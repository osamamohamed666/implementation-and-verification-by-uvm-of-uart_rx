==> flow/design.v <==
module data_sampling (
  input                  clk,
  input                  rst,
  input                  rx_in,
  input       [4:0]      prescale,
  input       [2:0]      edge_cnt,
  input                  data_samp_en,
  output  reg            sampled_bit
  );
wire [3:0]	half_edge_before,half_edge,half_edge_after;
reg  [2:0] samples;
assign half_edge = (prescale >> 'b1) - 'b1;
assign half_edge_before = half_edge - 'b1;
assign half_edge_after = half_edge + 'b1;
  always @ (posedge clk or negedge rst)
    begin
	  if (!rst)
		samples<=0;
	  else if (data_samp_en)
       	begin
            if(edge_cnt == half_edge)
				samples[1] <= rx_in;
			else if (edge_cnt == half_edge_before)
				samples[0] <= rx_in;
			else if (edge_cnt == half_edge_after)
				samples[2] <= rx_in;
        end
	  else
		samples<=0;
	end	
always @ (posedge clk or negedge rst)
 begin
  if(!rst)
    sampled_bit <= 'b0 ;
  else
   begin
    if(data_samp_en) 
	 begin
      case (samples)
      3'b000 :  sampled_bit <= 1'b0 ;   	
      3'b001 :  sampled_bit <= 1'b0 ;
      3'b010 :  sampled_bit <= 1'b0 ;
      3'b011 :  sampled_bit <= 1'b1 ;
      3'b100 :  sampled_bit <= 1'b0 ;
      3'b101 :  sampled_bit <= 1'b1 ;
      3'b110 :  sampled_bit <= 1'b1 ;
      3'b111 :  sampled_bit <= 1'b1 ;
      endcase
     end
    else
      sampled_bit <= 1'b0 ;
   end
 end 
endmodule 	
module deserializer #(parameter DATA_WIDTH =8) (
 input             clk,
 input             rst,
 input             sampled_bit,
 input             en,
 input		[2:0]  edge_count,
 output reg [DATA_WIDTH-1:0]  P_DATA
 );
 always @(posedge clk or negedge rst)
  begin
   if(!rst)
     P_DATA <=0;
   else 
    if (en && (edge_count == 3'b111))
        begin 
		   P_DATA<={sampled_bit,P_DATA[7:1]};
	    end
  end
 endmodule
module edge_bit_counter(
 input              clk,
 input              rst,
 input              en,
 output reg [3:0]   bit_count,
 output reg [2:0]   edge_count
);
wire         counter_max;
always @(posedge clk or negedge rst)
  begin
    if(!rst)
	 begin
	  edge_count<=0;
	  bit_count<=0;
	 end
    else if(en && !counter_max)
	 begin
		edge_count <= edge_count+ 4'b0001;
	 end
	else if(en && counter_max)
	 begin
	    edge_count <=0;
	    bit_count <=  bit_count + 1;
	 end
	else
	 begin
	    edge_count<=0;
	    bit_count<=0;
	 end
	end
assign counter_max = ( edge_count == 3'b111)? 1'b1:1'b0;
endmodule
module par_chk #(parameter DATA_WIDTH =8) (
  input               clk,
  input               rst,
  input               parity_type,
  input               en,
  input               sampled_bit,
  input     [DATA_WIDTH-1:0]     P_DATA,
  output reg          par_err  
  );
  wire odd_par , even_par;
  wire [1:0] par_chk_typ;
  always@(posedge clk or negedge rst)
   begin
    if(!rst)
	 begin
	  par_err<=0;
	 end
	else 
	 begin
	    case(par_chk_typ)
		 2'b10 : begin
		          if (even_par == sampled_bit)
				    par_err<=0;
				  else
				    par_err<=1;
				 end
		 2'b11 : begin 
		          if(odd_par == sampled_bit)
				    par_err<=0;
				  else
				    par_err<=1;
				 end
		endcase 
   end
  end 
  assign par_chk_typ = {en,parity_type};
  assign even_par = ^P_DATA;
  assign odd_par = ~^P_DATA;
endmodule 
module stp_chk (
  input        clk,
  input        rst,
  input        en,
  input        sampled_bit,
  output  reg  stp_err
  );
  always @ (posedge clk or negedge rst)
   begin
     if (!rst)
	  stp_err<=0;
	  else 
	   begin
	    if(en)
		 begin
		  case(sampled_bit)
		    1'b0 : begin 
			         stp_err<=1;
			       end
			1'b1 : begin
			        stp_err<=0;
				   end
		  endcase 
		 end  
	   end
	end   
endmodule 
module strt_chk(
  input            clk,
  input            rst,
  input            en,
  input            sampled_bit,
  output  reg      strt_glitch
  );
  always @ (posedge clk or negedge rst)
    begin
	   if(!rst)
	    strt_glitch<=0;
	   else
	    begin
	      if (en)
		   begin
		    case(sampled_bit)
			 1'b0 : begin
			          strt_glitch<=0;
					end  
			 1'b1 : begin	
                      strt_glitch<=1;
					end  
			endcase
		   end
        end			
	end	
endmodule 	
module FSM (
  input             clk,
  input             rst,
  input             rx_in,
  input    [2:0]    edge_cnt,
  input    [3:0]    bit_cnt,
  input             par_err,
  input             par_en,
  input             strt_glitch,
  input             stp_err,
  output reg        enable,  
  output reg        data_samp_en,
  output reg        par_chk_en,
  output reg        strt_chk_en,
  output reg        stp_chk_en,
  output reg        deser_en,
  output reg        data_valid
  );
  localparam        idle = 3'b000,
                    strt_chk = 3'b001,
                    deser = 3'b010, 
                    par_chk = 3'b011,
                    stp_chk = 3'b100,
                    err_chk = 3'b101,
                    data_vld = 3'b110;
  wire edge_7 , bit_8;
  wire [2:0] deser_cond;
  assign edge_7 = (edge_cnt == 3'b111)? 1'b1 : 1'b0;
  assign bit_8 = (bit_cnt == 4'b1000);
  assign deser_cond = {par_en,bit_8,edge_7};
  reg [2:0] cs,ns;   
  always @ (posedge clk or negedge rst)
   begin
    if(!rst)
	    cs<=idle;
	else 
	    cs<=ns;
   end
   always @ (*)
    begin
	    par_chk_en=0;
		deser_en=0;
		strt_chk_en=0;
		stp_chk_en=0;
		data_valid=0;
		enable=1;
		data_samp_en=1;
        case (cs)
		  idle :     begin
		              if(rx_in)
					   begin
		                 data_samp_en=0;
					     enable=0; 
						 ns=idle;
					   end
					  else
					   begin
					    ns=strt_chk;
					    strt_chk_en=1;
					   end 
					end
		  strt_chk : begin
					   strt_chk_en=1;
						if (bit_cnt=='b0 && edge_7) 
						 begin
						  if(strt_glitch)
					       ns=idle;
						  else
                           ns=deser;
						  end 
						else 
							ns = cs;
					 end	 
          deser :    begin
					    deser_en=1;
		                case(deser_cond)
						3'b011 : begin
						            ns=stp_chk;
								 end 
						3'b111 : begin
						            ns=par_chk;
								 end
						default : ns=cs;
						endcase
					 end	
		  par_chk :  begin 
						par_chk_en=1;
						if (edge_7)
						 ns=stp_chk;
						else
						 ns=cs;
					 end
		  stp_chk :  begin
						stp_chk_en = 1;
						 if (edge_cnt == 3'b101)
						  ns=err_chk;
						 else 
						  ns = cs;
					 end 
		  err_chk : begin
					enable=0;
					 if (par_err | stp_err)
					  ns = idle;
					 else 
					  ns = data_vld;
					end 
		  data_vld : begin
					data_valid =1;
					 enable =0;
					 data_samp_en =0;
					 if(!rx_in)
					  ns = strt_chk ;
					 else
					  ns = idle; 						
					end			  			
		  default : begin 
					 ns=idle;
					 enable=0;
					 deser_en=0;
					end 
		endcase
	end
endmodule 
module UART_RX # ( parameter DATA_WIDTH = 8 , PRESCALE_WIDTH = 5 )
(
 input   wire                          RX_CLK,
 input   wire                          RST,  
 input   wire   [PRESCALE_WIDTH-1:0]   Prescale,  
 input   wire                          parity_enable, 
 input   wire                          parity_type,
 input   wire                          RX_IN_S, 
 output  wire   [DATA_WIDTH-1:0]       RX_OUT_P, 
 output  wire                          RX_OUT_V,
 output  wire                          parity_error,
 output  wire                          framing_error
);
wire   [3:0]           bit_count ;
wire   [2:0]           edge_count ;
wire                   edge_bit_en; 
wire                   deser_en; 
wire                   par_chk_en; 
wire                   stp_chk_en; 
wire                   strt_chk_en; 
wire                   strt_glitch;
wire                   sampled_bit;
wire                   dat_samp_en;
FSM  U0_uart_fsm (
.clk(RX_CLK),
.rst(RST),
.rx_in(RX_IN_S),
.bit_cnt(bit_count),
.par_en(parity_enable),
.edge_cnt(edge_count), 
.strt_glitch(strt_glitch),
.par_err(parity_error),
.stp_err(framing_error), 
.strt_chk_en(strt_chk_en),
.enable(edge_bit_en), 
.deser_en(deser_en), 
.par_chk_en(par_chk_en), 
.stp_chk_en(stp_chk_en),
.data_samp_en(dat_samp_en),
.data_valid(RX_OUT_V)
);
edge_bit_counter U0_edge_bit_counter (
.clk(RX_CLK),
.rst(RST),
.en(edge_bit_en),
.bit_count(bit_count),
.edge_count(edge_count) 
); 
data_sampling U0_data_sampling (
.clk(RX_CLK),
.rst(RST),
.rx_in(RX_IN_S),
.prescale(Prescale),
.data_samp_en(dat_samp_en),
.edge_cnt(edge_count),
.sampled_bit(sampled_bit)
);
deserializer # ( .DATA_WIDTH(8)) U0_deserializer (
.clk(RX_CLK),
.rst(RST),
.sampled_bit(sampled_bit),
.en(deser_en),
.edge_count(edge_count), 
.P_DATA(RX_OUT_P)
);
strt_chk U0_strt_chk (
.clk(RX_CLK),
.rst(RST),
.sampled_bit(sampled_bit),
.en(strt_chk_en), 
.strt_glitch(strt_glitch)
);
par_chk # ( .DATA_WIDTH(8)) U0_par_chk (
.clk(RX_CLK),
.rst(RST),
.parity_type(parity_type),
.sampled_bit(sampled_bit),
.en(par_chk_en), 
.P_DATA(RX_OUT_P),
.par_err(parity_error)
);
stp_chk U0_stp_chk (
.clk(RX_CLK),
.rst(RST),
.sampled_bit(sampled_bit),
.en(stp_chk_en), 
.stp_err(framing_error)
);
endmodule
== Reports on UART_RX ==
The steps from the RTL of UART_RX to its reports follow in flow order.
Lines are those of the file above, counted from 1.
Cell names lack the library's common part.
Not given: n/a
Inputs
  design top: UART_RX
  clock port: RX_CLK
  standard-cell library: sky130hd
  library corner: tt_025C_1v80

== After elaboration ==
Counts by Yosys on the flattened word-level netlist (proc, flatten, opt, wreduce; memories kept). Register bits leave out memories and registers merged into their read ports (data or address). Print and check cells are left out.
Yosys's memory passes give these memory sizes; they may raise the number of words (mostly to a power of two), join words into wider ones and drop unused or constant bits.
Operators by class
  add/subtract/negate cells: 5
  eq/ne operators: 27
  mux-type cells: 34
  bitwise logic cells: 2
  reduce/logical cells: 15
Operators with widths (count)
  1-bit two-way mux: 19
  3-bit equality test with constant B: 6
  3-bit case mux with 6-bit select: 1
  3-bit two-way mux: 5
  2-bit by 1-bit inequality test with 1-bit output with constant B: 6
  3-bit by 4-bit equality test with 1-bit output: 3
  1-bit case mux with 2-bit select: 6
  3-bit by 2-bit equality test with 1-bit output with constant B: 3
  4-bit by 1-bit adder with 4-bit output with constant B: 2
  4-bit by 1-bit subtractor with 4-bit output with constant B: 2
  8-bit XNOR reduction: 1
  8-bit parity: 1
  3-bit case mux with 2-bit select: 1
  1-bit logical AND: 4
  2-bit equality test with constant B: 2
  2-bit inequality test with constant B: 2
  4-bit equality test with constant B: 1
  4-bit logical NOT: 1
  4-bit AND reduction: 1
  4-bit OR reduction: 1
  4-bit two-way mux: 1
  3-bit by 1-bit adder with 3-bit output with constant B: 1
  3-bit by 1-bit equality test with 1-bit output with constant B: 1
  3-bit by 1-bit inequality test with 1-bit output with constant B: 1
  3-bit logical NOT: 1
  3-bit AND reduction: 1
  1-bit equality test: 2
  2-bit AND reduction: 1
Not listed: further kinds 6, cells in them 6.
Storage and ports
  bits in registers: 25
  bits in read-only memories: 8
  memories: 1
  input bits: 10
  output and inout port bits: 11
Memories
  (no name shown): words 8, width 1, rd ports 1, write ports 0, RTL line 39  | case (samples)

== Logic depth ==
Longest topological path by Yosys (ltp), each cell counted once; first at word level (registers and memories cut), then after technology mapping (sequential cells cut; the memories' decode and read muxes count).
Logic depth
  word-level depth: 7
  ABC_AREA: 1
  mapped depth: 13
  depth with buffers taken out: 13

== Synthesis result ==
Source: synth_stat.txt of the flow (Yosys; design flattened, memories mapped). It holds for the ABC_AREA given above (unset counts as 0); a run with the other value may have another netlist.
Synthesis totals
  cells in the netlist: 216
  cell area after synthesis: 1681.6 µm²
  area of sequential cells: 726.9 µm²
  flip-flops: 29
Cell types (count)
  dfrtp_1: 28
  nand2_1: 62
  inv_1: 33
  ha_1: 9
  nand3_1: 12
  xnor2_1: 6
  o21ai_0: 10
  nor2_1: 13
  xor2_1: 4
  nand4_1: 5
  dfstp_2: 1
  a21oi_1: 5
  o21ai_1: 5
  inv_2: 5
  nand2_2: 3
  o32ai_1: 2
  o211ai_1: 2
  nand4_2: 1
Other cell types: 8; their cells: 10.

== Timing after synthesis ==
Path of least setup slack by OpenSTA after synthesis, without wires, with an ideal clock, recovery checks aside; 20% of the period is set as input and as output delay. Where synthesis merged equal registers, the netlist keeps one of their names.
Path post-synthesis
  path kind: reg-to-reg
  start: register U0_edge_bit_counter.edge_count[0]
  end: register U0_deserializer.P_DATA[0]
  period: 2.24 ns
  data arrival time: 1.376 ns
  slack: 0.739 ns
  delay of the path: 1.501 ns
  driving pins on the path: 6
  synthesis period reached: 1.501 ns
"delay of the path" is the arrival time less input delay plus setup time.
"driving pins on the path": output pins that drive a net of the path, with the launching flip-flop's if there is one; two outputs of one cell count as two.
"synthesis period reached" = period - worst setup slack (recovery checks aside). The figure is calculated, with input and output delays left at 20% of the set period.
Between the ends stands the longest chain of elaborated cells between them, by number of cells; it is not shown to be the way that was timed. Of several equally long chains one is given.
A line is the first line of the expression or statement that the cell stems from. Yosys adds cells for indexed reads and writes and turns some case tables into memories.
At most two assigning lines are given for a register; there are more.
On the way, post-synthesis
  cell sequence: dfrtp_1 > ha_1 > ha_1 > buf_2 > nand2_1 > mux2_2
  cells in the longest elaborated chain: 2
RTL lines, path post-synthesis
  start, declared: RTL line 79  | output reg [2:0]   edge_count
  start, assigned: RTL line 86  | edge_count<=0;
  start, assigned: RTL line 91  | edge_count <= edge_count+ 4'b0001;
  3-bit equality test: RTL line 68  | if (en && (edge_count == 3'b111))
  1-bit logical AND: RTL line 68
  end, assigned: RTL line 66  | P_DATA <=0;
  end, assigned: RTL line 70  | P_DATA<={sampled_bit,P_DATA[7:1]};
  end, declared: RTL line 61  | output reg [DATA_WIDTH-1:0]  P_DATA

== Timing after layout ==
From the final timing report of run A: the path of least setup slack in the routed layout; clock arrival at registers is part of the times.
Path post-layout
  path kind: reg-to-reg
  start: register U0_edge_bit_counter.edge_count[0]
  end: register U0_deserializer.P_DATA[0]
  period: 1.3 ns
  data arrival time: 1.48 ns
  slack: -0.02 ns
  driving pins on the path: 5
Between the ends stands the longest chain of elaborated cells between them, by number of cells; it is not shown to be the way that was timed. Of several equally long chains one is given.
At most two assigning lines are given for a register; there are more.
On the way, post-layout
  cell sequence: dfrtp_1 > ha_2 > ha_4 > nand2_8 > mux2_4
  cells in the longest elaborated chain: 2
RTL lines, path post-layout
  start, declared: RTL line 79  | output reg [2:0]   edge_count
  start, assigned: RTL line 86  | edge_count<=0;
  start, assigned: RTL line 91  | edge_count <= edge_count+ 4'b0001;
  3-bit equality test: RTL line 68  | if (en && (edge_count == 3'b111))
  1-bit logical AND: RTL line 68
  end, assigned: RTL line 66  | P_DATA <=0;
  end, assigned: RTL line 70  | P_DATA<={sampled_bit,P_DATA[7:1]};
  end, declared: RTL line 61  | output reg [DATA_WIDTH-1:0]  P_DATA

# Flow runs of UART_RX

Design UART_RX on sky130hd. What follows are 2 stored runs of the flow, each under its own settings; their order means nothing. The constraints put input and output delay at 20% of the set period each and load the outputs with 0.01 pF.
"achieved clock period (ns)" is the run's clock period less its worst setup slack. It is reckoned from that one timing run; input and output delays stay at 20% of the period that was set.
"worst setup path time (ns)" means the part of the period allowed to the worst setup path (the constraints hold back 20% at inputs and 20% at outputs) less its slack; where the path has registers, the arrival times of their clocks count too.
By "finish__power__total" is meant OpenSTA's value without simulated activity: inputs other than the clock are taken to toggle once in ten clock periods, and the tool carries that through the logic.

Flow files of run A
==> flow/run.sh <==
#!/bin/bash
# the make line also repeats the synthesis and layout settings of config.mk as NAME=value (left out here)
make -C /OpenROAD-flow-scripts/flow DESIGN_CONFIG=/design/flow/config.mk WORK_HOME=/design/flow/orfs CLKGATE_MAP_FILE= finish
==> flow/config.mk <==
export PLATFORM = sky130hd
export DESIGN_NAME = UART_RX
export DESIGN_NICKNAME = UART_RX
export VERILOG_FILES = /design/flow/design.v
export SDC_FILE = /design/flow/constraint.sdc
export NUM_CORES = 4
export LEC_CHECK = 0
export ABC_AREA = 1
export CAP_MARGIN = 20
export CORE_ASPECT_RATIO = 0.58
export CORE_MARGIN = 7
export CORE_UTILIZATION = 18
export CTS_CLUSTER_SIZE = 45
export MAX_ROUTING_LAYER = met4
export MIN_ROUTING_LAYER = met1
export PLACE_DENSITY_LB_ADDON = 0.01
export SETUP_SLACK_MARGIN = 0.04
export SLEW_MARGIN = 30
==> flow/constraint.sdc <==
create_clock -name core_clock -period 1.3 [get_ports {RX_CLK}]
set_input_delay 0.2600 -clock core_clock [delete_from_list [all_inputs] [get_ports {RX_CLK}]]
set_output_delay 0.2600 -clock core_clock [all_outputs]
set_load 0.01 [all_outputs]

report of run A
yosys chip area after synthesis (um^2): 1681.6
finish__design__die__area: 12345.6
finish__design__instance__area__stdcell: 2801.4
finish__design__instance__utilization: 0.3131
finish__timing__setup__ws: -0.023
finish__timing__setup__tns: -0.065
finish__timing__hold__ws: 0.351
finish__power__total: 5.978e-03
achieved clock period (ns): 1.323
worst setup path time (ns): 1.32
worst setup path kind: reg-to-reg

Flow files of run B
==> flow/run.sh <==
#!/bin/bash
# the make line also repeats the synthesis and layout settings of config.mk as NAME=value (left out here)
make -C /OpenROAD-flow-scripts/flow DESIGN_CONFIG=/design/flow/config.mk WORK_HOME=/design/flow/orfs CLKGATE_MAP_FILE= finish
==> flow/config.mk <==
export PLATFORM = sky130hd
export DESIGN_NAME = UART_RX
export DESIGN_NICKNAME = UART_RX
export VERILOG_FILES = /design/flow/design.v
export SDC_FILE = /design/flow/constraint.sdc
export NUM_CORES = 4
export LEC_CHECK = 0
export ABC_AREA = 1
export CAP_MARGIN = 20
export CORE_ASPECT_RATIO = 1.15
export CORE_MARGIN = 7
export CORE_UTILIZATION = 63
export GPL_TIMING_DRIVEN = 0
export MAX_ROUTING_LAYER = met4
export PLACE_DENSITY = 0.49
export SLEW_MARGIN = 20
export TNS_END_PERCENT = 65
==> flow/constraint.sdc <==
create_clock -name core_clock -period 2.76 [get_ports {RX_CLK}]
set_input_delay 0.5520 -clock core_clock [delete_from_list [all_inputs] [get_ports {RX_CLK}]]
set_output_delay 0.5520 -clock core_clock [all_outputs]
set_load 0.01 [all_outputs]

report of run B
yosys chip area after synthesis (um^2): 1681.6
finish__design__die__area: 4315.3
finish__design__instance__area__stdcell: 1964.4
finish__design__instance__utilization: 0.8022
finish__timing__setup__ws: 0.733
finish__timing__setup__tns: 0.000
finish__timing__hold__ws: 0.234
finish__power__total: 1.911e-03
achieved clock period (ns): 2.027
worst setup path time (ns): 1.48
worst setup path kind: input-to-reg
